==> flow/design.v <==
module baud_rate_generator(
  input wire clk,
  input wire write_enable,
  output wire rx_clk_en,
  output wire tx_clk_en
);
  parameter RX_ACC_MAX = (50000000)/(115200*16);
  parameter TX_ACC_MAX = (50000000)/115200;
  parameter tx_bits = $clog2(TX_ACC_MAX);
  parameter rx_bits = $clog2(RX_ACC_MAX);
  reg [rx_bits-1:0] rx_count = 0;
  reg [tx_bits-1:0] tx_count = 0;
  always @(posedge clk) begin
     if (write_enable) begin
        rx_count <= 0;
        tx_count <= 0;
     end else begin
        if (rx_count == RX_ACC_MAX[rx_bits-1:0])
          rx_count <= 0;
        else
          rx_count <= rx_count + 1;
        if (tx_count == TX_ACC_MAX[tx_bits-1:0])
          tx_count <= 0;
        else
          tx_count <= tx_count + 1;
     end
  end
  assign rx_clk_en = (rx_count == 0);
  assign tx_clk_en = (tx_count == 0);
endmodule
module uart_receiver(
    input wire clk,
    input wire rx,
    input wire rx_clk_en,
    input tx_over,
    output reg [7:0] data_out,
    output reg rdy_clr
);
    parameter START = 2'b00;
    parameter DATA = 2'b01;
    parameter STOP = 2'b10;
    reg [2:0] state = START;
    reg [3:0] bitpos = 0;
    reg [3:0] samples = 0;
    reg [7:0] data;
    initial begin
        data_out = 8'b0;  
    end
    always @(posedge clk) begin
        case(state)
            START: begin
                rdy_clr <= 0;
                if(tx_over) begin
                   if (rx == 0 && rx_clk_en) begin 
                      samples <= samples + 1;
                      if (samples == 7) begin
                        state <= DATA;       
                        samples <= 0;        
                        bitpos <= 0;         
                      end
                   end
                end
            end
            DATA: begin
                if (rx_clk_en) begin
                    samples <= samples + 1;
                    if (samples == 15) begin
                        data[bitpos] <= rx;   
                        bitpos <= bitpos + 1;      
                        samples <= 0;             
                        if (bitpos == 8) begin
                           state <= STOP;
                           bitpos<=0;  
                           data_out<=data;          
                      end
                    end
                end
            end
            STOP: begin
                if(rx_clk_en) begin
                   samples <= samples + 1;
                   if (samples == 15 ) begin
                       if (rx == 1) begin 
                          rdy_clr <= 0;        
                       end
                   end
                   if(!tx_over) begin
                       state <= START;
                       data_out<=0;
                       bitpos<=0;
                       samples<=0;
                   end
                end
                end
            default: begin
                state <= START;           
                rdy_clr <= 0;             
                data_out <= 8'b0;         
            end
        endcase
    end
endmodule
module uart_top(
   input wire clk,
   input wire [7:0] din,
   input write_enable,
   output wire tx,
   output wire tx_busy,
   output wire [7:0] data_out  
   );
   wire tx_clk_en,rx_clk_en,rdy_clr,tx_over;
   baud_rate_generator uart_baud(
      .clk(clk),
      .tx_clk_en(tx_clk_en),
      .rx_clk_en(rx_clk_en)
      );
   uart_transmitter uart_transmit(
      .clk(clk),
      .data_in(din),
      .write_enable(write_enable),
      .tx_clk_en(tx_clk_en),
      .tx(tx),
      .tx_busy(tx_busy)
      );
   uart_receiver uart_receive(
      .clk(clk),
      .rx(tx),
      .rx_clk_en(rx_clk_en),
      .data_out(data_out),
      .rdy_clr(rdy_clr),
      .tx_over(tx_busy)
      );
   endmodule 
module uart_transmitter(
   input wire clk,
   input wire write_enable,
   input wire [7:0] data_in,
   input wire tx_clk_en,
   output reg tx,
   output wire tx_busy
   );
   parameter START=2'b00;
   parameter DATA=2'b01;
   parameter STOP=2'b10;
   parameter NEXT=2'b11;
   reg [7:0] data;
   reg [2:0] state=START;
   reg [2:0] bitpos=0;
   always @(posedge clk) begin
      case(state) 
         START:begin
              if(tx_clk_en) begin 
                 if(write_enable) begin
                    state<=DATA;
                    data<=data_in;
                    bitpos<=0;
                    tx<=0;
                 end
              end
              end
         DATA:begin
              if(tx_clk_en) begin
                 if(bitpos==7)
                    state<=STOP;
                 else
                    bitpos<=bitpos+1;
                 tx<=data[bitpos];
              end
              end
         STOP:begin
                 if(tx_clk_en) begin
                    tx<=1;
                    state<=NEXT;
                 end
                 end
         NEXT:begin
                 if(tx_clk_en) begin
                    tx<=0;
                    state<=START;
                 end
                 end
         default:state<=START;
      endcase
   end   
   assign tx_busy=(state!=START);
   endmodule  
; Tool chain data of uart_top
; What the tools print for uart_top, step after step.
; Line numbers count from 1 in the design file above.
; Library cell names are shortened.
; The mark -- stands for no value.
[inputs]
design = uart_top
clock = clk
lib = sky130hd
corner = tt_025C_1v80

; Elaborated design
; Yosys after proc, flatten, opt, wreduce and memory -nomap, before mapping. Memory bits, and registers merged into a memory's read port (data or address), are not among the register bits. Print and check cells are not counted. Equal cells are merged and count once.
[bits]
register_bits = 56
inputBits = 10
output_inout_bits = 10
elab_cells = 121
[op_classes]
add_sub_neg = 6
n_eq = 26
n_shift = 3
muxes = 50
logic = 5
reduce_logical = 20
[op_table]
columns = cell, count
row1 = 4-bit 2-to-1 mux, 15
row2 = 3-bit 2-to-1 mux, 18
row3 = 8-bit 2-to-1 mux, 5
row4 = 8-bit case mux with 3-bit select, 1
row5 = 4-bit case mux with 3-bit select, 2
row6 = 2-bit != test with constant B, 10
row7 = 6-bit AND reduction, 3
row8 = 8-bit AND reduction, 2
row9 = 3-bit case mux with 4-bit select, 1
row10 = 2-bit by 1-bit != test with 1-bit output with constant B, 5
row11 = 5-bit AND reduction, 2
row12 = 3-bit by 2-bit == test with 1-bit output with constant B, 3
row13 = 9-bit by 1-bit adder with 9-bit output with constant B, 1
row14 = 9-bit == test with constant B, 1
row15 = 9-bit logical NOT, 1
row16 = 3-bit case mux with 3-bit select, 1
row17 = 1-bit by 5-bit variable shift with 8-bit output, 1
row18 = 1-bit by 5-bit variable shift with 8-bit output with constant A, 1
row19 = 4-bit by 1-bit adder with 4-bit output with constant B, 2
row20 = 4-bit == test with constant B, 2
row21 = 8-bit by 3-bit variable part select with 1-bit output, 1
row22 = 8-bit AND, 1
row23 = 8-bit bitwise OR, 1
row24 = 8-bit inverter, 1
row25 = 3-bit by 1-bit == test with 1-bit output with constant B, 2
row26 = 3-bit logical NOT, 2
row27 = 3-bit AND reduction, 2
row28 = 3-bit nonzero test, 2
; Other operator kinds: 15; their cells: 21.

; Logic depth
; Longest topological path by Yosys (ltp), each cell counted once; first at word level (registers and memories cut), then after technology mapping (sequential cells cut; the memories' decode and read muxes count).
[logic_depth]
word_depth = 5
abc_area = 0
mapped_depth = 7
depth_no_buf = 6

; Netlist
; The flow's flattened synthesis, as Yosys stat reports it; memories are mapped. The netlist is that of the ABC_AREA named above (0 if unset); the other value can give another one.
[types]
columns = cell, count, type_area_um2
row1 = edfxtp_1, 40, 1.2E+03
row2 = ha_1, 18, 225.216
row3 = and2_1, 11, 68.816
row4 = nor2_1, 14, 52.55
row5 = o2bb2ai_1, 6, 52.55
row6 = inv_1, 13, 48.797
row7 = a21oi_1, 8, 40.038
row8 = nand2_1, 10, 37.536
row9 = mux2i_1, 3, 30.029
row10 = nand3_1, 6, 30.029
row11 = a211oi_1, 3, 22.522
row12 = mux4_2, 1, 22.522
row13 = nor3_1, 4, 20.019
row14 = nor2b_1, 3, 18.768
row15 = or2_2, 3, 18.768
row16 = xnor2_1, 2, 17.517
row17 = mux2_4, 1, 15.014
row18 = nand3b_1, 2, 15.014
; Other cell types: 15; their cells: 18.
[synth_totals]
cells = 166
yosys_area_um2 = 2075.7
flip_flops = 40
; By module: a second synthesis without flattening, with its own total; a netlist apart from the flattened one above.
[unflattened]
cells_unflattened = 251
hier_area_um2 = 2866.5
; Rows give one instance, submodules left out.
[by_module]
columns = mod, n_inst, cells, mod_area_um2, seq_area_um2
row1 = uart_receiver, 1, 120, 1453.9, 780.7
row2 = uart_transmitter, 1, 51, 716.9, 420.4
row3 = baud_rate_generator, 1, 80, 695.7, 280.3
row4 = uart_top, 1, 0, 0.0, 0.0

; Path before layout
; Path of least setup slack by OpenSTA after synthesis, without wires, with an ideal clock, recovery checks aside; 20% of the period is set as input and as output delay. Where synthesis merged equal registers, the netlist keeps one of their names.
[synth_path]
kind = register to register
start = register uart_receive.bitpos[0]
end = register uart_receive.data_out[0]
clock_period_ns = 2.55
setup_time_ns = 0.370
launch_ns = 0.000
t_arrival_ns = 1.717
required_ns = 2.180
setup_slack_ns = 0.463
delay_ns = 2.087
stages = 8
path_buffers = 1
synth_period_reached_ns = 2.087
; "delay_ns" = arrival - input delay + setup time.
; "stages" counts driving pins, that of a launching flip-flop among them; a cell with two outputs on the path counts twice.
; "synth_period_reached_ns" is the clock period less the worst setup slack; recovery checks do not enter. This is arithmetic on one report: input and output delays are still those of the set period (20% each).
; The rows between start and end are the longest chain of elaborated cells between them; the timing report does not say that the signal goes this way. Where chains are equally long, one stands for them.
; A line is the first line of the expression or statement that the cell stems from. Yosys adds cells for indexed reads and writes and turns some case tables into memories.
; At most two assigning lines are given for a register; there are more.
; The path ends at the enable pin of a flip-flop; only ways to that pin are counted.
[synth_via]
cell_sequence = edfxtp_1 -> buf_6 -> inv_1 -> ha_1 -> nand2b_1 -> o21ai_1 -> nand2_1 -> nor2_1
elab_chain_len = 3
cells_between = 3
classes_between = eq/ne (2); reduce/logical (1)
[synth_lines]
columns = element, line
row1 = from (decl), 43  ; reg [3:0] bitpos = 0;
row2 = from (assign), 59  ; bitpos <= 0;
row3 = from (assign), 69  ; bitpos <= bitpos + 1;
row4 = 4-bit == test, 71  ; if (bitpos == 8) begin
row5 = 2-bit by 1-bit != test with 1-bit output, --
row6 = 6-bit AND reduction, --
row7 = to (assign), 74  ; data_out<=data;
row8 = to (assign), 89  ; data_out<=0;
row9 = to (decl), 36  ; output reg [7:0] data_out,

; Path in the finished layout
; Path of least setup slack in the final report of entry B (OpenROAD, finished layout, wires in). Where an end is a register, its clock arrival counts in the times.
[layout_path]
kind = register to register
start = register uart_receive.bitpos[1]
end = register uart_receive.data[4]
clock_period_ns = 2.02
setup_time_ns = 0.24
launch_ns = 0.28
t_arrival_ns = 2.02
required_ns = 2.06
setup_slack_ns = 0.04
stages = 6
path_buffers = 1
; The rows between start and end are the longest chain of elaborated cells between them; the timing report does not say that the signal goes this way. Where chains are equally long, one stands for them.
; At most two assigning lines are given for a register; there are more.
[layout_via]
cell_sequence = edfxtp_1 -> buf_4 -> nor3_1 -> o31a_1 -> nor3_2 -> mux2_4
elab_chain_len = 5
cells_between = 6
classes_between = add/sub (1); shift (2); logic (3)
[layout_lines]
columns = element, line
row1 = from (decl), 43  ; reg [3:0] bitpos = 0;
row2 = from (assign), 59  ; bitpos <= 0;
row3 = from (assign), 69  ; bitpos <= bitpos + 1;
row4 = 4-bit negation with 5-bit output, 68  ; data[bitpos] <= rx;
row5 = 1-bit by 5-bit variable shift with 8-bit output, 68
row6 = 8-bit inverter, 68
row7 = 8-bit AND, 68
row8 = 8-bit bitwise OR, 68
row9 = to (assign), 68
row10 = to (decl), 45  ; reg [7:0] data;

; Module uart_top, platform sky130hd: 2 stored runs of the flow (Yosys, OpenROAD) with differing settings, in no particular order. Input and output delays are each 20% of the period that was set; the output load is 0.01 pF.
; "period_reached_ns" = clock period - worst setup slack. The figure is calculated, with input and output delays left at 20% of the set period.
; "worstPathTime_ns" means the part of the period allowed to the worst setup path (the constraints hold back 20% at inputs and 20% at outputs) less its slack; where the path has registers, the arrival times of their clocks count too.
; "final_power_w" rests on the timing tool's default activity at the inputs, not on a simulated workload.

[entry A: settings]
period_ns = 2.07
CORE_UTILIZATION = 67
PLACE_DENSITY_LB_ADDON = 0.21
CORE_MARGIN = 6
CELL_PAD_IN_SITES_DETAIL_PLACEMENT = 2
TNS_END_PERCENT = 25
GPL_TIMING_DRIVEN = 0
CAP_MARGIN = 20
SLEW_MARGIN = 20
[entry A: results]
outcome = no final report: placement broke off with DPL-0033

[entry B: settings]
period_ns = 2.02
CORE_UTILIZATION = 51
SETUP_SLACK_MARGIN = 0.02
PLACE_DENSITY_LB_ADDON = 0.3
TNS_END_PERCENT = 55
GPL_TIMING_DRIVEN = 1
GPL_ROUTABILITY_DRIVEN = 1
CTS_CLUSTER_SIZE = 81
CAP_MARGIN = 25
SLEW_MARGIN = 30
MIN_ROUTING_LAYER = met1
CORE_MARGIN = 2
[entry B: results]
yosys.chip_area_um2 = 2075.7
die_um2 = 4596.2
finalCellArea_um2 = 2519.9
utilization_pct = 63.5
worstSetupSlack_ns = 0.037
final_power_w = 0.004219
period_reached_ns = 1.983
worstPathTime_ns = 1.98
worst_path_kind = register to register
